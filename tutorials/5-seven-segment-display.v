==> flow/design.v <==
module seven_segment_display(
    input i_Clk, i_Switch_1, 
    output o_Segment2_A, o_Segment2_B,o_Segment2_C,o_Segment2_D,o_Segment2_E, o_Segment2_F,o_Segment2_G
);
    reg r_Switch = 1'b0;
    wire w_Switch;
    reg [3:0] number = 4'b0000;
    wire w_Segment2_A, w_Segment2_B, w_Segment2_C, w_Segment2_D, w_Segment2_E, w_Segment2_F, w_Segment2_G;
    debounce_logic dl_unit(
        .i_Clk(i_Clk),  
        .i_Switch_1(i_Switch_1),
        .o_Switch_1(w_Switch)
    );
    always @(posedge i_Clk) begin
        r_Switch <= w_Switch;
        if (w_Switch == 1'b1 && r_Switch == 1'b0) begin
            if (number == 9) begin
                number <= 0;
            end else begin
                number <= number + 1;
            end
        end
    end
    binary_to_seven_segment bss_unit(
        .i_Clk(i_Clk),
        .i_Number(number),
        .o_Segment2_A(w_Segment2_A),
        .o_Segment2_B(w_Segment2_B),
        .o_Segment2_C(w_Segment2_C),
        .o_Segment2_D(w_Segment2_D),
        .o_Segment2_E(w_Segment2_E),
        .o_Segment2_F(w_Segment2_F),
        .o_Segment2_G(w_Segment2_G)
    );
    assign o_Segment2_A = ~w_Segment2_A;
    assign o_Segment2_B = ~w_Segment2_B;
    assign o_Segment2_C = ~w_Segment2_C;
    assign o_Segment2_D = ~w_Segment2_D;
    assign o_Segment2_E = ~w_Segment2_E;
    assign o_Segment2_F = ~w_Segment2_F;
    assign o_Segment2_G = ~w_Segment2_G;
endmodule
module binary_to_seven_segment(
    input i_Clk,
    input [3:0] i_Number,
    output o_Segment2_A, o_Segment2_B, o_Segment2_C, o_Segment2_D, o_Segment2_E, o_Segment2_F, o_Segment2_G
);
    reg [6:0] hex_encoding = 7'h00;
    always @(posedge i_Clk) begin
        case(i_Number)
            4'b0000 : hex_encoding <= 7'h7E;
            4'b0001 : hex_encoding <= 7'h30;
            4'b0010 : hex_encoding <= 7'h6D;
            4'b0011 : hex_encoding <= 7'h79;
            4'b0100 : hex_encoding <= 7'h33;          
            4'b0101 : hex_encoding <= 7'h5B;
            4'b0110 : hex_encoding <= 7'h5F;
            4'b0111 : hex_encoding <= 7'h70;
            4'b1000 : hex_encoding <= 7'h7F;
            4'b1001 : hex_encoding <= 7'h7B;
            4'b1010 : hex_encoding <= 7'h77;
            4'b1011 : hex_encoding <= 7'h1F;
            4'b1100 : hex_encoding <= 7'h4E;
            4'b1101 : hex_encoding <= 7'h3D;
            4'b1110 : hex_encoding <= 7'h4F;
            4'b1111 : hex_encoding <= 7'h47;
        endcase
    end
    assign o_Segment2_A = hex_encoding[6];
    assign o_Segment2_B = hex_encoding[5];
    assign o_Segment2_C = hex_encoding[4];
    assign o_Segment2_D = hex_encoding[3];
    assign o_Segment2_E = hex_encoding[2];
    assign o_Segment2_F = hex_encoding[1];
    assign o_Segment2_G = hex_encoding[0];
endmodule
module debounce_logic(
    input i_Clk,
    input i_Switch_1,
    output o_Switch_1
);
    parameter DEBOUNCE_LIMIT = 250000;  
    reg [17:0] count = 0;
    reg r_State = 1'b0;
    always @(posedge i_Clk) begin
        if (i_Switch_1 !== r_State && count < DEBOUNCE_LIMIT) begin
            count <= count + 1;
        end else if (count == DEBOUNCE_LIMIT) begin
            r_State <= i_Switch_1;
            count <= 0;
        end else begin
            count <= 0;
        end
    end
    assign o_Switch_1 = r_State;
endmodule
# Step by step through the tools: seven_segment_display
# The steps from the RTL of seven_segment_display to its reports follow in flow order.
# Line numbers count from 1 in the design file above.
# Operators carry their Yosys type and port widths (W data, S select, Z words).
# Library cell names are shortened.
# A cell with - has no value.
# design
top_module	seven_segment_display
clock	i_Clk
lib	sky130hd
lib_corner	tt_025C_1v80

# Word level
# Yosys after proc, flatten, opt, wreduce and memory -nomap, before mapping. Enables and synchronous resets that opt folds into registers are not counted as muxes. Memory bits, and registers merged into a memory's read port (data or address), are not among the register bits. Print and check cells are not counted. Equal cells are merged and count once.
# Yosys's memory passes give these memory sizes; they may raise the number of words (mostly to a power of two), join words into wider ones and drop unused or constant bits.
# classes
equal	3
cmp	1
add_sub_neg	2
reduce_and_logical	3
logic	9
# op_table
operator	n
$add A18 B1 Y18 const B	1
$lt A18 B18 Y1 const B	1
$eq A18 B18 Y1 const B	1
$not A1 Y1	9
$add A4 B1 Y4 const B	1
$eq A4 B4 Y1 const B	1
$logic_and A1 B1 Y1	2
$reduce_and A2 Y1	1
$nex A1 B1 Y1	1
# word_totals
regBits	24
wordCells	23
romBits	112
output_inout_bits	7
clocked_rd_ports_x_width	7
memories	1
# memory_table
memory	words	word_bits	read_ports	wr	line	source
(no name shown)	16	7	1	0	50	case(i_Number)

# Depth
# Depth = most cells in a row (Yosys ltp): at word level without a register or memory, in the mapped netlist without a sequential cell, where the memories' decode and read muxes count.
# logic_depth
word_depth	4
ABC_AREA	0
ltp_mapped	6
depth_no_buf	5

# Netlist
# Yosys stat after the flow's synthesis: flattened, memories mapped to cells. It holds for the ABC_AREA given above (unset counts as 0); a run with the other value may have another netlist.
# synth_totals
synth_area_mm2	0.0015327
buffers	7
sequential_area_mm2	0.0006706
flip_flops	31
cells	172
# types
cell	n	type_area_um2
dfxtp_1	26	520.499
edfxtp_1	5	150.144
ha_1	10	125.12
xnor2_1	12	105.101
nor2_1	26	97.594
inv_1	18	67.565
nand2_1	10	37.536
nand4_1	6	37.536
a21oi_1	7	35.034
xor2_1	4	35.034
nor4_1	5	31.28
nand3_1	6	30.029
nor2b_1	4	25.024
nor3_1	5	25.024
o31ai_4	1	21.27
a31oi_1	3	18.768
clkbuf_1	5	18.768
nor3_4	1	16.266
# Other cell types: 14; their cells: 18.
# By module: a second synthesis without flattening, with its own total; a netlist apart from the flattened one above.
# hier_totals
hier_cells	168
hier_area_mm2	0.001594
# Rows give one instance, submodules left out.
# by_module
mod	n_cells	mod_seq_area_mm2	mod_area_mm2	n_inst
debounce_logic	102	0.0003904	0.0008871	1
binary_to_seven_segment	40	0.0001401	0.0004279	1
seven_segment_display	26	0.0001401	0.000279	1

# Timing after synthesis
# Source: OpenSTA report_checks on the synthesized netlist (no wires, ideal clock, input and output delay 20% of the period each), path of least setup slack; recovery checks are left aside. Register names are those of the netlist, which keeps one name where synthesis merged equal registers.
# synth_path
kind	register to register
start	register dl_unit.count[8]
end	register dl_unit.count[17]
stages	6
setup_ns	0.064
clock_period_ns	1.96
path_slack_ns	0.469
delay_ns	1.491
arrival_time_ns	1.427
t_first_pin_ns	0.000
synth_period_reached_ns	1.491
# "delay_ns" = arrival - input delay + setup time.
# "stages" counts driving pins, that of a launching flip-flop among them; a cell with two outputs on the path counts twice.
# "synth_period_reached_ns" = period - worst setup slack (recovery checks aside). The figure is calculated, with input and output delays left at 20% of the set period.
# Between the ends stands the longest chain of elaborated cells between them, by number of cells; it is not shown to be the way that was timed. Of several equally long chains one is given.
# Each line given opens the expression or statement behind the cell; cells for indexed reads and writes are added by Yosys, which also makes memories of some case tables.
# A register here has more assigning lines than the two given.
# synth_via
cell_sequence	dfxtp_1 > or4_4 > nor3_4 > o31ai_4 > buf_6 > nor2_1
elab_chain_cells	2
cone_cells	3
classes_between	add/sub: 1; compare: 1; reduce/logical: 1
# synth_rtl
element	line	source
from (decl)	83	reg [17:0] count = 0;
from (assign)	87	count <= count + 1;
from (assign)	90	count <= 0;
$lt A18 B18 Y1	86	if (i_Switch_1 !== r_State && count < DEBOUNCE_LIMIT) begin
$logic_and A1 B1 Y1	86
to (assign)	87
to (assign)	90
to (decl)	83

# Path in the finished layout
# Path of least setup slack in the final report of job 1 (OpenROAD, finished layout, wires in). Where an end is a register, its clock arrival counts in the times.
# layout_path
kind	register to register
start	register dl_unit.count[8]
end	register dl_unit.count[9]
path_slack_ns	-0.03
clock_period_ns	1.47
arrival_time_ns	1.71
stages	6
t_first_pin_ns	0.28
setup_ns	0.06
# Between the ends stands the longest chain of elaborated cells between them, by number of cells; it is not shown to be the way that was timed. Of several equally long chains one is given.
# A register here has more assigning lines than the two given.
# layout_via
cell_sequence	dfxtp_2 > or4_4 > nor3_4 > o31ai_4 > buf_6 > nor2_1
elab_chain_cells	2
cone_cells	3
classes_between	add/sub: 1; compare: 1; reduce/logical: 1
# layout_rtl
element	line	source
from (decl)	83	reg [17:0] count = 0;
from (assign)	87	count <= count + 1;
from (assign)	90	count <= 0;
$lt A18 B18 Y1	86	if (i_Switch_1 !== r_State && count < DEBOUNCE_LIMIT) begin
$logic_and A1 B1 Y1	86
to (assign)	87
to (assign)	90
to (decl)	83

# Record of 2 stored runs of the RTL-to-layout flow on seven_segment_display, platform sky130hd. The runs are unordered. Constraints: input delay and output delay 20% of the set period each, output load 0.01 pF.
# "achieved_clock_period_ns": clock period set for the run, less the worst setup slack. It is reckoned from that one timing run; input and output delays stay at 20% of the period that was set.
# "worst_path_allowed_less_slack_ns" is the time allowed to the run's worst setup path (the clock period less input and output delay, where it has them) less its slack. Clock arrival times count: a late capture clock shortens it, a late launch clock lengthens it.
# By "power_total_uw" is meant OpenSTA's value without simulated activity: inputs other than the clock are taken to toggle once in ten clock periods, and the tool carries that through the logic.
# Settings: n/a = not set for that run.
item,job 1,job 2
period_ns,1.47,0.891
CORE_UTILIZATION,38,40
SETUP_SLACK_MARGIN,0.31,n/a
PLACE_DENSITY_LB_ADDON,0.29,n/a
CORE_MARGIN,2,2
TNS_END_PERCENT,95,n/a
GPL_TIMING_DRIVEN,0,n/a
CTS_CLUSTER_DIAMETER,52,n/a
CAP_MARGIN,15,20
SLEW_MARGIN,40,20
MAX_ROUTING_LAYER,met5,n/a
synth_chip_area_mm2,0.0015327,0.0015327
design_die_area_mm2,0.0045576,0.0043428
final_cell_area_mm2,0.0021558,0.0023936
util_pct,54.7,65.4
setup_worst_slack_ns,-0.030,-0.623
tns_ns,-0.386,-15.245
hold_ws_ns,0.417,0.454
power_total_uw,1555,2604
achieved_clock_period_ns,1.500,1.514
worst_path_allowed_less_slack_ns,1.50,1.51
worstPathKind,register to register,register to register
